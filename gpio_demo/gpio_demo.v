==> flow/design.v <==
`timescale 1ns / 1ps
module led(
    input clk,
    input reset,
    input [4:0] fun,
    output [3:0] led_out
    );
    reg [31:0] counter;
    reg [3:0] led_reg;
    reg [5:0] shift;
    always @(posedge clk) begin
        if (reset) begin
            counter <= 32'hffffffff;
        end else begin
            counter <= counter + 1;
        end
        shift <= fun;
        led_reg <= (counter >> shift);
    end
    assign led_out = led_reg;
endmodule
module button_ctrl (
    input clk,
    input push_button_1,
    input push_button_2,
    input reset,
    output [4:0] fun
    );
    reg [4:0] shift;
    reg [1:0] in;
    reg [31:0] counter1_high;        
    reg [31:0] counter2_high;        
    parameter key_delay = 31250000;
    always @(posedge clk) begin
         if (push_button_1 == 1'b1) begin
             counter1_high <= counter1_high + 1;
             if (counter1_high == key_delay) begin
                 in[0] <= 1;
                 counter1_high <= 0;
             end else begin
                 in[0] <= 0;
             end
         end else begin
             counter1_high <= 0;
             in[0] <= 0;
         end
     end
     always @(posedge clk) begin
          if (push_button_2 == 1'b1) begin
               counter2_high <= counter2_high + 1;
               if (counter2_high == key_delay) begin
                    in[1] <= 1;
                    counter2_high <= 0;
               end else begin
                    in[1] <= 0;
               end
          end else begin
              counter2_high <= 0;
              in[1] <= 0;
          end
     end
     always @(posedge clk) begin
         if (reset) begin
             shift <= 26;
         end else begin
             case (in)
                 2'b01 : shift <= shift + 1;
                 2'b10 : shift <= shift - 1;
                 default : shift <= shift;
             endcase
         end
     end
     assign fun = shift;
endmodule
module led_demo(
    input clk_p,
    input clk_n,
    input reset,
    input push_button_1,
    input push_button_2,
    output [3:0] led_out
);
    wire [4:0] btn_out;
    wire clk;
    IBUFGDS clkgen(.O(clk),.I(clk_p),.IB(clk_n));
    button_ctrl bt_ctrl(.clk(clk), .push_button_1(push_button_1), .push_button_2(push_button_2), .reset(reset), .fun(btn_out));
    led led0(.clk(clk), .reset(reset), .fun(btn_out), .led_out(led_out));
endmodule
---- From RTL to reports: button_ctrl ----
What the tools print for button_ctrl, step after step.
Line numbers count from 1 in the design file above.
Not given: --
inputs
  top module .............................. button_ctrl
  clock input ............................. clk
  standard-cell library ................... sky130hd
  timing corner ........................... tt_025C_1v80

---- Elaborated design ----
Counts by Yosys on the flattened word-level netlist (proc, flatten, opt, wreduce; memories kept). Register bits leave out memories and registers merged into their read ports (data or address). Print and check cells are left out. Cells with the same type and inputs are merged into one.
bit counts
  bits in registers ....................... 71
  input port bits ......................... 4
  output and inout port bits .............. 5
  cells after elaboration ................. 21
cells by class
  $add $sub $neg .......................... 4
  equal/unequal tests ..................... 4
  muxes and demuxes ....................... 3
  bitwise gates (word level) .............. 2
  reduce/logical cells .................... 3
operators by type and width
  kind                                            number
  adder 32 x 1 -> 32 bit with constant B          2
  equality test 32 x 25 -> 1 bit with constant B  2
  parallel mux 5 bit (select 2 bit)               1
  adder 5 x 1 -> 5 bit with constant B            1
  subtractor 5 x 1 -> 5 bit with constant B       1
  OR reduction 2 bit                              2
  NOT 1 bit                                       2
  equality test 2 x 1 -> 1 bit with constant B    1
  equality test 2 bit with constant B             1
  nonzero test 2 bit                              1
  two-way mux 1 bit                               2

---- Logic depth ----
Longest topological path by Yosys (ltp), each cell counted once; first at word level (registers and memories cut), then after technology mapping (sequential cells cut; the memories' decode and read muxes count).
logic depth
  word-level depth ........................ 2
  ABC_AREA ................................ 1
  depth in mapped cells ................... 12
  depth with buffers taken out ............ 12

---- Synthesis result ----
The flow's flattened synthesis, as Yosys stat reports it; memories are mapped. The netlist is that of the ABC_AREA named above (0 if unset); the other value can give another one.
mapped netlist
  mapped cells ............................ 668
  synthesis area .......................... 4105.2 µm²
  sequential part of the area ............. 1421.4 µm²
  flip-flops .............................. 71
  buffers ................................. 7
cell types
  cell type                  number
  sky130_fd_sc_hd__dfxtp_1   71
  sky130_fd_sc_hd__nand2_1   230
  sky130_fd_sc_hd__nor2_1    141
  sky130_fd_sc_hd__inv_1     70
  sky130_fd_sc_hd__a21oi_1   45
  sky130_fd_sc_hd__nand3_1   29
  sky130_fd_sc_hd__xor2_1    14
  sky130_fd_sc_hd__nand3b_1  12
  sky130_fd_sc_hd__ha_1      7
  sky130_fd_sc_hd__nor2_4    7
  sky130_fd_sc_hd__xnor2_1   7
  sky130_fd_sc_hd__o21ai_0   10
  sky130_fd_sc_hd__buf_4     6
  sky130_fd_sc_hd__nand2_2   6
  sky130_fd_sc_hd__nor2_2    4
  sky130_fd_sc_hd__or2_0     3
  sky130_fd_sc_hd__nand2_4   1
  sky130_fd_sc_hd__nand3_2   1
Not listed: further types 4, cells in them 4.

---- Path before layout ----
Source: OpenSTA report_checks on the synthesized netlist (no wires, ideal clock, input and output delay 20% of the period each), path of least setup slack; recovery checks are left aside. Register names are those of the netlist, which keeps one name where synthesis merged equal registers.
path post-synthesis
  kind .................................... register to register
  from .................................... register in[0]
  to ...................................... register shift[2]
  clock period ............................ 2.78 ns
  setup time .............................. 0.115 ns
  time at the first pin ................... 0.000 ns
  arrival ................................. 1.330 ns
  required time ........................... 2.665 ns
  setup slack ............................. 1.335 ns
  delay of the path ....................... 1.445 ns
  stages on the path ...................... 12
  path buffers ............................ 0
  synthesis period reached ................ 1.445 ns
"delay of the path" = arrival - input delay + setup time.
"stages on the path": output pins that drive a net of the path, with the launching flip-flop's if there is one; two outputs of one cell count as two.
"synthesis period reached" = period - worst setup slack (recovery checks aside). The figure is calculated, with input and output delays left at 20% of the set period.
The rows between start and end are the longest chain of elaborated cells between them; the timing report does not say that the signal goes this way. Where chains are equally long, one stands for them.
A line is the first line of the expression or statement that the cell stems from. Yosys adds cells for indexed reads and writes and turns some case tables into memories.
At most two assigning lines are given for a register; there are more.
on the way, post-synthesis
  path through ............................ sky130_fd_sc_hd__dfxtp_1 sky130_fd_sc_hd__inv_1 sky130_fd_sc_hd__ha_1 sky130_fd_sc_hd__inv_1 sky130_fd_sc_hd__nand2_1 sky130_fd_sc_hd__nand2_1 sky130_fd_sc_hd__ha_1 sky130_fd_sc_hd__inv_1 sky130_fd_sc_hd__nand2_1 sky130_fd_sc_hd__xor2_1 sky130_fd_sc_hd__o21ai_0 sky130_fd_sc_hd__inv_1
  cells in the longest elaborated chain ... 2
  elaborated cells on any way between the ends .. 4
  source lines of those cells ............. 1
RTL lines, path post-synthesis
  what                               line  text
  from (decl)                        30    reg [1:0] in;
  from (assign)                      38    in[0] <= 1;
  from (assign)                      41    in[0] <= 0;
  equality test 2 bit                66    case (in)
  parallel mux 5 bit (select 2 bit)  66
  to (assign)                        67    2'b01 : shift <= shift + 1;
  to (assign)                        68    2'b10 : shift <= shift - 1;
  to (decl)                          29    reg [4:0] shift;

---- Timing after layout ----
Path of least setup slack in the final report of entry A (OpenROAD, finished layout, wires in). Where an end is a register, its clock arrival counts in the times.
path post-layout
  kind .................................... register to output
  from .................................... register shift[1]
  to ...................................... output fun[1]
  clock period ............................ 2.43 ns
  external output delay ................... 0.49 ns
  time at the first pin ................... 0.35 ns
  arrival ................................. 1.28 ns
  required time ........................... 1.94 ns
  setup slack ............................. 0.66 ns
  stages on the path ...................... 2
  path buffers ............................ 1
At most two assigning lines are given for a register; there are more.
on the way, post-layout
  path through ............................ sky130_fd_sc_hd__dfxtp_2 sky130_fd_sc_hd__clkdlybuf4s50_1
  cells in the longest elaborated chain ... 0
  elaborated cells on any way between the ends .. 0
  source lines of those cells ............. 0
RTL lines, path post-layout
  what           line  text
  from (decl)    29    reg [4:0] shift;
  from (assign)  67    2'b01 : shift <= shift + 1;
  from (assign)  68    2'b10 : shift <= shift - 1;
  to (decl)      27    output [4:0] fun

2 stored runs of button_ctrl in the flow (synthesis by Yosys, layout by OpenROAD, sky130hd cells), in arbitrary order. Constraints: input delay and output delay 20% of the set period each, output load 0.01 pF.
"achieved clock period (ns)" = clock period - worst setup slack. The figure is calculated, with input and output delays left at 20% of the set period.
By "worst setup path time (ns)" is meant the share of the clock period that the worst setup path is allowed (20% is reserved at inputs, 20% at outputs), minus its slack. Clock arrival times at its registers enter into it.
"finish__power__total": no workload was simulated; the value follows from the tool's default switching activity.

Flow files of entry A
==> flow/run.sh <==
#!/bin/bash
# the make line also repeats the synthesis and layout settings of config.mk as NAME=value (left out here)
make -C /OpenROAD-flow-scripts/flow DESIGN_CONFIG=/design/flow/config.mk WORK_HOME=/design/flow/orfs CLKGATE_MAP_FILE= finish
==> flow/config.mk <==
export PLATFORM = sky130hd
export DESIGN_NAME = button_ctrl
export DESIGN_NICKNAME = button_ctrl
export VERILOG_FILES = /design/flow/design.v
export SDC_FILE = /design/flow/constraint.sdc
export NUM_CORES = 4
export LEC_CHECK = 0
export ABC_AREA = 1
export CAP_MARGIN = 25
export CELL_PAD_IN_SITES_DETAIL_PLACEMENT = 1
export CELL_PAD_IN_SITES_GLOBAL_PLACEMENT = 1
export CORE_MARGIN = 2
export CORE_UTILIZATION = 47
export CTS_CLUSTER_SIZE = 32
export GPL_ROUTABILITY_DRIVEN = 0
export PLACE_DENSITY_LB_ADDON = 0.01
export SETUP_SLACK_MARGIN = 0.6
export SLEW_MARGIN = 30
==> flow/constraint.sdc <==
create_clock -name core_clock -period 2.43 [get_ports {clk}]
set_input_delay 0.4860 -clock core_clock [delete_from_list [all_inputs] [get_ports {clk}]]
set_output_delay 0.4860 -clock core_clock [all_outputs]
set_load 0.01 [all_outputs]

report of entry A
yosys chip area after synthesis (um^2): 4105.2
finish__design__die__area: 9498.5
finish__design__instance__area__stdcell: 4523.1
finish__design__instance__utilization: 0.5264
finish__timing__setup__ws: 0.662
finish__timing__setup__tns: 0.000
finish__timing__hold__ws: 0.465
finish__power__total: 2.233e-03
achieved clock period (ns): 1.768
worst setup path time (ns): 1.28
worst setup path kind: register to output

Flow files of entry B
==> flow/run.sh <==
#!/bin/bash
# the make line also repeats the synthesis and layout settings of config.mk as NAME=value (left out here)
make -C /OpenROAD-flow-scripts/flow DESIGN_CONFIG=/design/flow/config.mk WORK_HOME=/design/flow/orfs CLKGATE_MAP_FILE= finish
==> flow/config.mk <==
export PLATFORM = sky130hd
export DESIGN_NAME = button_ctrl
export DESIGN_NICKNAME = button_ctrl
export VERILOG_FILES = /design/flow/design.v
export SDC_FILE = /design/flow/constraint.sdc
export NUM_CORES = 4
export LEC_CHECK = 0
export CAP_MARGIN = 20
export CORE_MARGIN = 2
export CORE_UTILIZATION = 40
export SLEW_MARGIN = 20
==> flow/constraint.sdc <==
create_clock -name core_clock -period 1.18 [get_ports {clk}]
set_input_delay 0.2360 -clock core_clock [delete_from_list [all_inputs] [get_ports {clk}]]
set_output_delay 0.2360 -clock core_clock [all_outputs]
set_load 0.01 [all_outputs]

report of entry B
yosys chip area after synthesis (um^2): 3540.9
finish__design__die__area: 9620.7
finish__design__instance__area__stdcell: 5490.3
finish__design__instance__utilization: 0.6358
finish__timing__setup__ws: -0.592
finish__timing__setup__tns: -37.359
finish__timing__hold__ws: 0.513
finish__power__total: 4.687e-03
achieved clock period (ns): 1.772
worst setup path time (ns): 1.77
worst setup path kind: register to register
